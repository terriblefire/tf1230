==> flow/design.v <==
`timescale 1ns / 1ps
module fastata (
           input         CLK,
           input         RESET,
           input         TS,
           input         RW,
           input [31:0]  A,
           input         IDEWAIT,
           output [1:0]  IDECS,
           output        IOR,
           output        IOW,
           output        TA,
           output        ACCESS
       );
parameter IDE_DOUBLER = 0; 
wire IDE_ACCESS = ({A[31:15]} != {16'h00DA,1'b0});
parameter PIO_MODE0_T1   =  2;              
parameter PIO_MODE0_T2   =  5;              
parameter PIO_MODE0_T4   =  1;              
parameter PIO_MODE0_Teoc =  1;              
reg [7:0] T = 0;
localparam T0 = 'd0;
localparam T1 = PIO_MODE0_T1;
localparam T2 = PIO_MODE0_T1 + PIO_MODE0_T2;
localparam T4 = PIO_MODE0_T1 + PIO_MODE0_T2 + PIO_MODE0_T4;
localparam TEOC = PIO_MODE0_T1 + PIO_MODE0_T2 + PIO_MODE0_T4 + PIO_MODE0_Teoc;
reg TS_HOLD = 1'b1;
reg IOR_INT = 1'b1;
reg IOW_INT = 1'b1;
reg TA_INT  = 1'b1;
wire START = TS | IDE_ACCESS;
reg t1_done;
reg t2_done;
reg t4_done;
reg te_done;
always @(posedge CLK or negedge RESET) begin
    if (RESET == 1'b0) begin 
        T <= 0;
        TS_HOLD <= 1'b1;
        t1_done <= 1'b1;
        t2_done <= 1'b1;
        t4_done <= 1'b1;
        te_done <= 1'b1;
    end else begin 
        if (|T) begin
            T <= T + 'd1;
            if ((START|t4_done) == 1'b0) begin 
                TS_HOLD <= 1'b0;
            end
        end
        case (T)
            T0: begin  
                if ((START & TS_HOLD) == 1'b0) begin 
                    T <= 'd1;
                    TS_HOLD <= 1'b1;
                    t1_done <= 1'b1;
                    t2_done <= 1'b1;
                    t4_done <= 1'b1;
                    te_done <= 1'b1;
                end 
            end
            T1: t1_done <= 1'b0;
            T2: t2_done <= 1'b0;
            T4: t4_done <= 1'b0;
            TEOC: begin 
                te_done <= 1'b0;
                T <= T0;
            end
        endcase
    end
end
reg [1:0] IDECS_INT;
reg t4_done_d;
reg t4_done_d2;
always @(posedge CLK or negedge RESET) begin 
     if (RESET == 1'b0) begin 
        IDECS_INT <= 2'b11;
        IOR_INT <= 1'b1;
        IOW_INT <= 1'b1;
        TA_INT  <= 1'b1;
        t4_done_d <= 1'b1;
        t4_done_d2 <= 1'b1;
    end else begin 
        IDECS_INT <= A[12] ? {IDE_ACCESS, 1'b1} : {1'b1, IDE_ACCESS};
        IOR_INT <= (~RW | t1_done | ~t2_done);
        IOW_INT <= ( RW | t1_done | ~t2_done);
        TA_INT <= t4_done | ~t4_done_d2;
        t4_done_d <= t4_done;
        t4_done_d2 <= t4_done_d;
    end
end 
assign TA  = TA_INT;
assign IOR = IOR_INT;
assign IOW = IOW_INT;
assign IDECS = IDECS_INT;
assign ACCESS = IDE_ACCESS;
endmodule
* Reports on fastata *
The steps from the RTL of fastata to its reports follow in flow order.
Lines are those of the file above, counted from 1.
Library cell names are shortened.
Not given: --

design
  design top = fastata
  clock input = CLK
  standard-cell library = sky130hd
  corner = tt_025C_1v80

* After elaboration *
Yosys after proc, flatten, opt, wreduce and memory -nomap, before mapping. Memory bits, and registers merged into a memory's read port (data or address), are not among the register bits. Print and check cells are not counted. Equal cells are merged and count once.

storage and ports
  cells after elaboration = 49
  bits of input ports = 37
  output and inout port bits = 6
  register bits = 19

cells by class
  equality and inequality tests = 6
  bitwise logic cells = 11
  $add $sub $neg = 1
  mux-type cells = 12
  reductions and logical operators = 8

operators by type and width
  cell                                                       count
  17-bit by 9-bit != test with 1-bit output with constant B  1
  8-bit by 4-bit == test with 1-bit output with constant B   2
  8-bit parallel mux with 2-bit select                       1
  8-bit two-way mux                                          2
  8-bit by 1-bit adder with 8-bit output with constant B     1
  8-bit by 2-bit == test with 1-bit output with constant B   1
  8-bit by 3-bit == test with 1-bit output with constant B   1
  8-bit zero test                                            1
  8-bit OR reduction                                         1
  1-bit OR                                                   7
  2-bit AND reduction                                        3
  2-bit nonzero test                                         3
  1-bit parallel mux with 2-bit select                       3
  1-bit two-way mux                                          5
  1-bit inverter                                             3
  2-bit != test with constant B                              1
  2-bit two-way mux                                          1
  1-bit bitwise AND                                          1

* Depth *
Depth = most cells in a row (Yosys ltp): at word level without a register or memory, in the mapped netlist without a sequential cell, where the memories' decode and read muxes count.

logic depth
  depth in word-level cells = 7
  ABC_AREA = 0
  gate-level depth with buffers = 6
  mapped depth without buffers = 6

* Synthesis result *
The flow's flattened synthesis, as Yosys stat reports it; memories are mapped. The netlist is that of the ABC_AREA named above (0 if unset); the other value can give another one.
The area totals of this step are shown rounded.

synthesis totals
  mapped flip-flops = 19
  chip area (Yosys) = 952 um^2
  buffers = 0
  sequential part of the area = 489 um^2
  standard cells after synthesis = 88

cell types
  cell type  count  area in all (um^2)
  dfstp_2    11     289.027
  dfrtp_1    8      200.192
  ha_1       4      50.048
  xnor2_1    4      35.034
  nand3_1    6      30.029
  a31oi_1    4      25.024
  and3_1     4      25.024
  inv_1      6      22.522
  nor4bb_1   2      20.019
  o21ai_0    4      20.019
  nand2_1    5      18.768
  a21oi_1    3      15.014
  o21a_1     2      15.014
  o31ai_1    2      15.014
  nand2b_1   2      12.512
  nor4_2     1      12.512
  nor2_1     3      11.261
  or3_4      1      11.261

Not listed: further types 16, cells in them 16.

* Path before layout *
Path of least setup slack by OpenSTA after synthesis, without wires, with an ideal clock, recovery checks aside; 20% of the period is set as input and as output delay. Where synthesis merged equal registers, the netlist keeps one of their names.

timing path post-synthesis
  path type = input port to flip-flop
  start point = input A[27]
  end point = register t1_done
  clock period = 1850 ps
  buffers on the path = 0
  external input delay = 370 ps
  launch time at the first pin = 370 ps
  data required time = 1767 ps
  path slack = 307 ps
  path delay = 1173 ps
  stages = 4
  setup time = 83 ps
  data arrival time = 1460 ps
  synthesis period reached = 1543 ps

"path delay" = arrival - input delay + setup time.
"stages" counts driving pins, that of a launching flip-flop among them; a cell with two outputs on the path counts twice.
"synthesis period reached" is the clock period less the worst setup slack; recovery checks do not enter. This is arithmetic on one report: input and output delays are still those of the set period (20% each).
Between the ends stands the longest chain of elaborated cells between them, by number of cells; it is not shown to be the way that was timed. Of several equally long chains one is given.
Each line given opens the expression or statement behind the cell; cells for indexed reads and writes are added by Yosys, which also makes memories of some case tables.
A register here has more assigning lines than the two given.

between the ends, post-synthesis
  cells stage by stage = or3_4 or2_1 or2_0 a221o_1
  length of the longest elaborated chain = 5
  elaborated cells between the ends (all ways) = 7
  source lines of those cells = 4
  those cells by class = 2 x eq/ne; 2 x mux; 2 x logic; 1 x reduce/logical

ends and longest elaborated chain, post-synthesis
  what                                       line  source
  start, declared                            7     input [31:0]  A,
  17-bit by 9-bit != test with 1-bit output  16    wire IDE_ACCESS = ({A[31:15]} != {16'h00DA,1'b0});
  1-bit OR                                   31    wire START = TS | IDE_ACCESS;
  1-bit bitwise AND                          53    if ((START & TS_HOLD) == 1'b0) begin
  1-bit two-way mux                          53
  1-bit parallel mux with 2-bit select       51    case (T)
  end, assigned                              40    t1_done <= 1'b1;
  end, assigned                              56    t1_done <= 1'b1;
  end, declared                              32    reg t1_done;

* Timing after layout *
From the final timing report of run 2: the path of least setup slack in the routed layout; clock arrival at registers is part of the times.
The report prints the path's times to 10 ps; the period is as set.

timing path after layout
  path type = input port to output port
  start point = input A[22]
  end point = output ACCESS
  output delay = 410 ps
  path slack = 20 ps
  external input delay = 410 ps
  clock period = 2070 ps
  stages = 6
  data arrival time = 1640 ps
  data required time = 1660 ps
  buffers on the path = 2
  launch time at the first pin = 410 ps

Between the ends stands the longest chain of elaborated cells between them, by number of cells; it is not shown to be the way that was timed. Of several equally long chains one is given.

between the ends, after layout
  cells stage by stage = clkdlybuf4s50_1 nor4bb_2 nand4_1 nor2_2 inv_1 clkbuf_2
  length of the longest elaborated chain = 1
  elaborated cells between the ends (all ways) = 1
  source lines of those cells = 1
  those cells by class = 1 x eq/ne

ends and longest elaborated chain, after layout
  what                                       line  source
  start, declared                            7     input [31:0]  A,
  17-bit by 9-bit != test with 1-bit output  16    wire IDE_ACCESS = ({A[31:15]} != {16'h00DA,1'b0});
  end, declared                              13    output        ACCESS

# Flow runs of fastata

Flow measurements of fastata on sky130hd: 2 stored runs with different settings, listed in no order. Input and output delays are each 20% of the period that was set; the output load is 0.01 pF.
"clock period reached" means the clock period less the worst setup slack. The figure is calculated, with input and output delays left at 20% of the set period.
"time on the worst setup path" = time allowed to the worst setup path (clock period - input delay - output delay, where it has them) - its slack; a late launch clock adds to it, a late capture clock takes from it.
"total power after layout" rests on the timing tool's default activity at the inputs, not on a simulated workload.
"time on the worst setup path" is given in steps of 10 ps.
Measured values are rounded.
Among the settings, -- means not set for that run.
Among the results, -- means that no value is shown for the run.

item                                       run 1  run 2
period_ns                                  1.7    2.07
CORE_UTILIZATION                           64     28
CAP_MARGIN                                 20     0
CORE_MARGIN                                2      4
SLEW_MARGIN                                20     20
SETUP_SLACK_MARGIN                         --     -0.18
PLACE_DENSITY_LB_ADDON                     --     0.29
CORE_ASPECT_RATIO                          --     1.29
CELL_PAD_IN_SITES_DETAIL_PLACEMENT         --     2
CTS_CLUSTER_SIZE                           --     29
MIN_ROUTING_LAYER                          --     met1
mapped cell area after synthesis (um^2)    --     952
worst hold slack in the final report (ps)  --     361
time on the worst setup path (ps)          --     1230
kind of the worst setup path               --     input port to output port
total power after layout (mW)              --     1.39
setup slack of the worst path (ps)         --     17
total negative slack on setup checks (ps)  --     0
utilization of the finished layout (%)     --     43.3
standard-cell area after layout (um^2)     --     1380
die outline area (um^2)                    --     4410
clock period reached (ps)                  --     2053

Run 1: stopped before the end: clock tree synthesis reported DPL-0038
